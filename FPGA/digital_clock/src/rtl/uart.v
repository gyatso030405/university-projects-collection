==> flow/design.v <==
`timescale 1ns/100ps
module uart (
    input  clk,
    input  rstn,
    input  i_we,
    input  [7:0] i_waddr,
    input  [31:0] i_wdata,
    input  [7:0] i_raddr,
    output reg [31:0] o_rdata,
    output  tx_pin,
    input   rx_pin
);
  localparam BAUD_115200 = 32'h1B8;
  localparam S_IDLE = 4'b0001;
  localparam S_START = 4'b0010;
  localparam S_SEND_BYTE = 4'b0100;
  localparam S_STOP = 4'b1000;
  reg         tx_data_valid;
  reg         tx_data_ready;
  reg  [ 3:0] state;
  reg  [15:0] cycle_cnt;
  reg  [ 3:0] bit_cnt;
  reg  [ 7:0] tx_data;
  reg         tx_reg;
  reg         rx_q0;
  reg         rx_q1;
  wire        rx_negedge;
  reg         rx_start;   
  reg  [ 3:0] rx_clk_edge_cnt;   
  reg         rx_clk_edge_level;   
  reg         rx_done;
  reg  [15:0] rx_clk_cnt;
  reg  [15:0] rx_div_cnt;
  reg  [ 7:0] rx_data;
  reg         rx_over;
  localparam UART_CTRL = 8'h0;
  localparam UART_STATUS = 8'h4;
  localparam UART_BAUD = 8'h8;
  localparam UART_TXDATA = 8'hc;
  localparam UART_RXDATA = 8'h10;
  reg [31:0] uart_ctrl;
  reg [31:0] uart_status;
  reg [31:0] uart_baud;
  reg [31:0] uart_rx;
  assign tx_pin = tx_reg;
  always @(posedge clk or negedge rstn) 
  begin
    if (~rstn) 
    begin
      uart_ctrl <= 32'h0;
      uart_status <= 32'h0;
      uart_rx <= 32'h0;
      uart_baud <= BAUD_115200;
      tx_data_valid <= 1'b0;
    end else begin
      if (i_we == 1'b1) begin
        case (i_waddr[7:0])
          UART_CTRL: begin
            uart_ctrl <= i_wdata;
          end
          UART_BAUD: begin
            uart_baud <= i_wdata;
          end
          UART_STATUS: begin
            uart_status[1] <= i_wdata[1];
          end
          UART_TXDATA: begin
            if (uart_ctrl[0] == 1'b1 && uart_status[0] == 1'b0) begin
              tx_data <= i_wdata[7:0];
              uart_status[0] <= 1'b1;
              tx_data_valid <= 1'b1;
            end
          end
        endcase
      end else begin
        tx_data_valid <= 1'b0;
        if (tx_data_ready == 1'b1) begin
          uart_status[0] <= 1'b0;
        end
        if (uart_ctrl[1] == 1'b1) begin
          if (rx_over == 1'b1) begin
            uart_status[1] <= 1'b1;
            uart_rx <= {24'h0, rx_data};
          end
        end
      end
    end
  end
  always @(posedge clk or negedge rstn) 
  begin
    if (~rstn) begin
      o_rdata <= 32'h0;
    end else begin
      case (i_raddr[7:0])
        UART_CTRL: begin
          o_rdata <= uart_ctrl;
        end
        UART_STATUS: begin
          o_rdata <= uart_status;
        end
        UART_BAUD: begin
          o_rdata <= uart_baud;
        end
        UART_RXDATA: begin
          o_rdata <= uart_rx;
        end
        default: begin
          o_rdata <= 32'h0;
        end
      endcase
    end
  end
  always @(posedge clk or negedge rstn) 
  begin
    if (~rstn) begin
      state <= S_IDLE;
      cycle_cnt <= 16'd0;
      tx_reg <= 1'b1;
      bit_cnt <= 4'd0;
      tx_data_ready <= 1'b0;
    end else begin
      if (state == S_IDLE) begin
        tx_reg <= 1'b1;
        tx_data_ready <= 1'b0;
        if (tx_data_valid == 1'b1) begin
          state <= S_START;
          cycle_cnt <= 16'd0;
          bit_cnt <= 4'd0;
          tx_reg <= 1'b0;
        end
      end else begin
        cycle_cnt <= cycle_cnt + 16'd1;
        if (cycle_cnt == uart_baud[15:0]) begin
          cycle_cnt <= 16'd0;
          case (state)
            S_START: begin
              tx_reg  <= tx_data[bit_cnt];
              state   <= S_SEND_BYTE;
              bit_cnt <= bit_cnt + 4'd1;
            end
            S_SEND_BYTE: begin
              bit_cnt <= bit_cnt + 4'd1;
              if (bit_cnt == 4'd8) begin
                state  <= S_STOP;
                tx_reg <= 1'b1;
              end else begin
                tx_reg <= tx_data[bit_cnt];
              end
            end
            S_STOP: begin
              tx_reg <= 1'b1;
              state <= S_IDLE;
              tx_data_ready <= 1'b1;
            end
          endcase
        end
      end
    end
  end
  assign rx_negedge = rx_q1 && ~rx_q0;
  always @(posedge clk or negedge rstn) 
  begin
    if (~rstn) begin
      rx_q0 <= 1'b0;
      rx_q1 <= 1'b0;
    end else begin
      rx_q0 <= rx_pin;
      rx_q1 <= rx_q0;
    end
  end
  always @(posedge clk or negedge rstn) 
  begin
    if (~rstn) begin
      rx_start <= 1'b0;
    end else begin
      if (uart_ctrl[1]) begin
        if (rx_negedge) begin
          rx_start <= 1'b1;
        end else if (rx_clk_edge_cnt == 4'd9) begin
          rx_start <= 1'b0;
        end
      end else begin
        rx_start <= 1'b0;
      end
    end
  end
  always @(posedge clk or negedge rstn) 
  begin
    if (~rstn) begin
      rx_div_cnt <= 16'h0;
    end else begin
      if (rx_start == 1'b1 && rx_clk_edge_cnt == 4'h0) begin
        rx_div_cnt <= {1'b0, uart_baud[15:1]};
      end else begin
        rx_div_cnt <= uart_baud[15:0];
      end
    end
  end
  always @(posedge clk or negedge rstn) 
  begin
    if (~rstn) begin
      rx_clk_cnt <= 16'h0;
    end else if (rx_start == 1'b1) begin
      if (rx_clk_cnt == rx_div_cnt) begin
        rx_clk_cnt <= 16'h0;
      end else begin
        rx_clk_cnt <= rx_clk_cnt + 1'b1;
      end
    end else begin
      rx_clk_cnt <= 16'h0;
    end
  end
  always @(posedge clk or negedge rstn) 
  begin
    if (~rstn) begin
      rx_clk_edge_cnt   <= 4'h0;
      rx_clk_edge_level <= 1'b0;
    end else if (rx_start == 1'b1) begin
      if (rx_clk_cnt == rx_div_cnt) begin
        if (rx_clk_edge_cnt == 4'd9) begin
          rx_clk_edge_cnt   <= 4'h0;
          rx_clk_edge_level <= 1'b0;
        end else begin
          rx_clk_edge_cnt   <= rx_clk_edge_cnt + 1'b1;
          rx_clk_edge_level <= 1'b1;
        end
      end else begin
        rx_clk_edge_level <= 1'b0;
      end
    end else begin
      rx_clk_edge_cnt   <= 4'h0;
      rx_clk_edge_level <= 1'b0;
    end
  end
  always @(posedge clk or negedge rstn) 
  begin
    if (~rstn) begin
      rx_data <= 8'h0;
      rx_over <= 1'b0;
    end else begin
      if (rx_start == 1'b1) begin
        if (rx_clk_edge_level == 1'b1) begin
          case (rx_clk_edge_cnt)
            1: begin
            end
            2, 3, 4, 5, 6, 7, 8, 9: begin
              rx_data <= rx_data | (rx_pin << (rx_clk_edge_cnt - 2));
              if (rx_clk_edge_cnt == 4'h9) begin
                rx_over <= 1'b1;
              end
            end
          endcase
        end
      end else begin
        rx_data <= 8'h0;
        rx_over <= 1'b0;
      end
    end
  end
endmodule
# From RTL to reports: uart
# Tool output for the design above, in the order of the flow.
# Lines are those of the file above, counted from 1.
# Operators: Yosys type, input widths -> output width; for muxes data width and select width s.
# Not given: --
# setup
design	uart
clock	clk
cell_library	sky130hd
pvt_corner	tt_025C_1v80

# Word-level counts
# Counts by Yosys on the flattened word-level netlist (proc, flatten, opt, wreduce; memories kept). Register bits leave out memories and registers merged into their read ports (data or address). Print and check cells are left out. Cells with the same type and inputs are merged into one.
# bits
reg_bits	190
inputBits	52
out_inout_bits	33
wordCells	141
# op_classes
addsub	5
eq_ne	31
shifts	2
muxes	49
n_logic	4
reduce_logical	28
# ops
cell	count
$pmux 32 s4	1
$mux 16	6
$mux 4	11
$shl 1x32->8	1
$add 16x1->16 const B	2
$eq 16x16->1	2
$mux 1	26
$eq 8x4->1 const B	3
$mux 8	3
$eq 4x3->1 const B	5
$eq 4x4->1 const B	4
$eq 8x3->1 const B	2
$logic_not 8->1	2
$reduce_and 3->1	5
$ne 2x1->1 const B	7
$reduce_and 2->1	6
$reduce_bool 2->1	6
$eq 4x2->1 const B	3
$pmux 4 s3	1
$add 4x1->4 const B	2
$reduce_and 4->1	2
$shiftx 8x4->1	1
$eq 8x5->1 const B	1
$or 8x8->8	1
$reduce_or 8->1	1
$sub 4x2->5 const B	1
$eq 4x1->1 const B	1
$logic_not 4->1	1
# Other operator kinds: 8; their cells: 12.

# Logic depth
# Longest topological path by Yosys (ltp), each cell counted once; first at word level (registers and memories cut), then after technology mapping (sequential cells cut; the memories' decode and read muxes count).
# logic_depth
word_depth	6
abc_area	0
depth_mapped	7
ltp_nobuf	7

# Mapped cells and area
# Yosys stat after the flow's synthesis: flattened, memories mapped to cells. It holds for the ABC_AREA given above (unset counts as 0); a run with the other value may have another netlist.
# Totals and module areas in this step are rounded.
# by_type
cell_type	count	type_area_um2
sky130_fd_sc_hd__dfrtp_1	175	4379.2
sky130_fd_sc_hd__mux2_2	89	1E+03
sky130_fd_sc_hd__a22o_1	29	253.994
sky130_fd_sc_hd__edfxtp_1	8	240.23
sky130_fd_sc_hd__xor2_1	26	227.718
sky130_fd_sc_hd__xnor2_1	23	201.443
sky130_fd_sc_hd__dfstp_2	7	183.926
sky130_fd_sc_hd__nor2_1	47	176.419
sky130_fd_sc_hd__nand2_1	36	135.13
sky130_fd_sc_hd__nor3_1	18	90.086
sky130_fd_sc_hd__o21ai_0	18	90.086
sky130_fd_sc_hd__nand4_1	14	87.584
sky130_fd_sc_hd__ha_1	6	75.072
sky130_fd_sc_hd__inv_1	20	75.072
sky130_fd_sc_hd__a21o_1	9	67.565
sky130_fd_sc_hd__a222oi_1	6	60.058
sky130_fd_sc_hd__nor4_1	9	56.304
sky130_fd_sc_hd__nand3_1	11	55.053
# Not listed: further types 35, cells in them 98.
# synth_totals
cell_count	649
area_um2	8150
seq_area_um2	4800
ff_cells	190
buf_cells	23

# Path before layout
# Source: OpenSTA report_checks on the synthesized netlist (no wires, ideal clock, input and output delay 20% of the period each), path of least setup slack; recovery checks are left aside. Register names are those of the netlist, which keeps one name where synthesis merged equal registers.
# synth_timing
kind	input port to flip-flop
start	in i_waddr[5]
end	reg uart_ctrl[10]
tclk_ns	2.35
in_delay_ns	0.470
setup_time_ns	0.125
launch_ns	0.470
t_arrival_ns	1.867
required_time_ns	2.225
path_slack_ns	0.358
path_delay_ns	1.522
driving_pins	5
n_path_buf	1
synth_period_reached_ns	1.992
# "path_delay_ns" is the arrival time less input delay plus setup time.
# "driving_pins" counts driving pins, that of a launching flip-flop among them; a cell with two outputs on the path counts twice.
# "synth_period_reached_ns" = period - worst setup slack (recovery checks aside). The figure is calculated, with input and output delays left at 20% of the set period.
# The rows between start and end are the longest chain of elaborated cells between them; the timing report does not say that the signal goes this way. Where chains are equally long, one stands for them.
# Each line given opens the expression or statement behind the cell; cells for indexed reads and writes are added by Yosys, which also makes memories of some case tables.
# synth_between
cell_sequence	sky130_fd_sc_hd__nor4_1 > sky130_fd_sc_hd__nand3_1 > sky130_fd_sc_hd__nor3_1 > sky130_fd_sc_hd__buf_2 > sky130_fd_sc_hd__mux2_2
elab_chain_cells	2
cells_between	2
lines_between	1
classes_between	reduce/logical: 2
# synth_lines
element	line_no	text
from (decl)	6	input  [7:0] i_waddr,
$logic_not 8->1	57	case (i_waddr[7:0])
$reduce_and 2->1	--
to (assign)	50	uart_ctrl <= 32'h0;
to (assign)	59	uart_ctrl <= i_wdata;
to (decl)	41	reg [31:0] uart_ctrl;

# Path in the finished layout
# Path of least setup slack in the final report of job 1 (OpenROAD, finished layout, wires in). Where an end is a register, its clock arrival counts in the times.
# layout_timing
kind	flip-flop to flip-flop
start	reg uart_baud[8]
end	reg cycle_cnt[4]
tclk_ns	2.28
setup_time_ns	0.11
launch_ns	0.43
t_arrival_ns	2.37
required_time_ns	2.60
path_slack_ns	0.23
driving_pins	8
n_path_buf	2
# The rows between start and end are the longest chain of elaborated cells between them; the timing report does not say that the signal goes this way. Where chains are equally long, one stands for them.
# A register here has more assigning lines than the two given.
# layout_between
cell_sequence	sky130_fd_sc_hd__dfstp_2 > sky130_fd_sc_hd__xnor2_2 > sky130_fd_sc_hd__nand4_1 > sky130_fd_sc_hd__o41ai_4 > sky130_fd_sc_hd__buf_4 > sky130_fd_sc_hd__buf_6 > sky130_fd_sc_hd__o21ai_1 > sky130_fd_sc_hd__a22o_1
elab_chain_cells	3
cells_between	3
lines_between	2
classes_between	eq/ne: 1; mux: 2
# layout_lines
element	line_no	text
from (decl)	43	reg [31:0] uart_baud;
from (assign)	53	uart_baud <= BAUD_115200;
from (assign)	62	uart_baud <= i_wdata;
$eq 16x16->1	133	if (cycle_cnt == uart_baud[15:0]) begin
$mux 16	133
$mux 16	122	if (state == S_IDLE) begin
to (assign)	117	cycle_cnt <= 16'd0;
to (assign)	132	cycle_cnt <= cycle_cnt + 16'd1;
to (decl)	21	reg  [15:0] cycle_cnt;

Lab notebook: uart

Flow measurements of uart on sky130hd: 2 stored runs with different settings, listed in no order. Input and output delays are each 20% of the period that was set; the output load is 0.01 pF.
By "achieved_clock_period_ns" is meant the clock period of the run minus its worst setup slack. This is arithmetic on one report: input and output delays are still those of the set period (20% each).
"worstPathTime_ns": the worst setup path's part of the clock period (all of it between registers, 20% less for each end at a port) less its slack. A launch clock that arrives late makes it longer, a capture clock that arrives late makes it shorter.
"fin_power_mw": no workload was simulated; the value follows from the tool's default switching activity.
Measured values are rounded.

Job 1, flow files:
==> flow/run.sh <==
#!/bin/bash
# the make line also repeats the synthesis and layout settings of config.mk as NAME=value (left out here)
make -C /OpenROAD-flow-scripts/flow DESIGN_CONFIG=/design/flow/config.mk WORK_HOME=/design/flow/orfs CLKGATE_MAP_FILE= finish
==> flow/config.mk <==
export PLATFORM = sky130hd
export DESIGN_NAME = uart
export DESIGN_NICKNAME = uart
export VERILOG_FILES = /design/flow/design.v
export SDC_FILE = /design/flow/constraint.sdc
export NUM_CORES = 4
export LEC_CHECK = 0
export CAP_MARGIN = 20
export CORE_MARGIN = 2
export CORE_UTILIZATION = 40
export SETUP_SLACK_MARGIN = 0.49
export SLEW_MARGIN = 20
==> flow/constraint.sdc <==
create_clock -name core_clock -period 2.28 [get_ports {clk}]
set_input_delay 0.4560 -clock core_clock [delete_from_list [all_inputs] [get_ports {clk}]]
set_output_delay 0.4560 -clock core_clock [all_outputs]
set_load 0.01 [all_outputs]

==> results of job 1, as CSV <==
result,value
worst_setup_slack_ns,0.230
cell_area_final_um2,10800
ws_hold_ns,0.383
total_die_area_um2,21500
fin_power_mw,7.77
fin_tns_ns,0.000
synth_chip_area_um2,8150
achieved_clock_period_ns,2.050
worstPathTime_ns,2.05
path_kind,"flip-flop to flip-flop"
util_frac,0.54

Job 2, flow files:
==> flow/run.sh <==
#!/bin/bash
# the make line also repeats the synthesis and layout settings of config.mk as NAME=value (left out here)
make -C /OpenROAD-flow-scripts/flow DESIGN_CONFIG=/design/flow/config.mk WORK_HOME=/design/flow/orfs CLKGATE_MAP_FILE= finish
==> flow/config.mk <==
export PLATFORM = sky130hd
export DESIGN_NAME = uart
export DESIGN_NICKNAME = uart
export VERILOG_FILES = /design/flow/design.v
export SDC_FILE = /design/flow/constraint.sdc
export NUM_CORES = 4
export LEC_CHECK = 0
export CAP_MARGIN = 20
export CELL_PAD_IN_SITES_DETAIL_PLACEMENT = 2
export CORE_MARGIN = 5
export CORE_UTILIZATION = 45
export MAX_ROUTING_LAYER = met4
export PLACE_DENSITY = 0.55
export SETUP_SLACK_MARGIN = 0.11
export SLEW_MARGIN = 20
==> flow/constraint.sdc <==
create_clock -name core_clock -period 1.81 [get_ports {clk}]
set_input_delay 0.3620 -clock core_clock [delete_from_list [all_inputs] [get_ports {clk}]]
set_output_delay 0.3620 -clock core_clock [all_outputs]
set_load 0.01 [all_outputs]

Job 2: unfinished; error DPL-0033 in clock tree synthesis
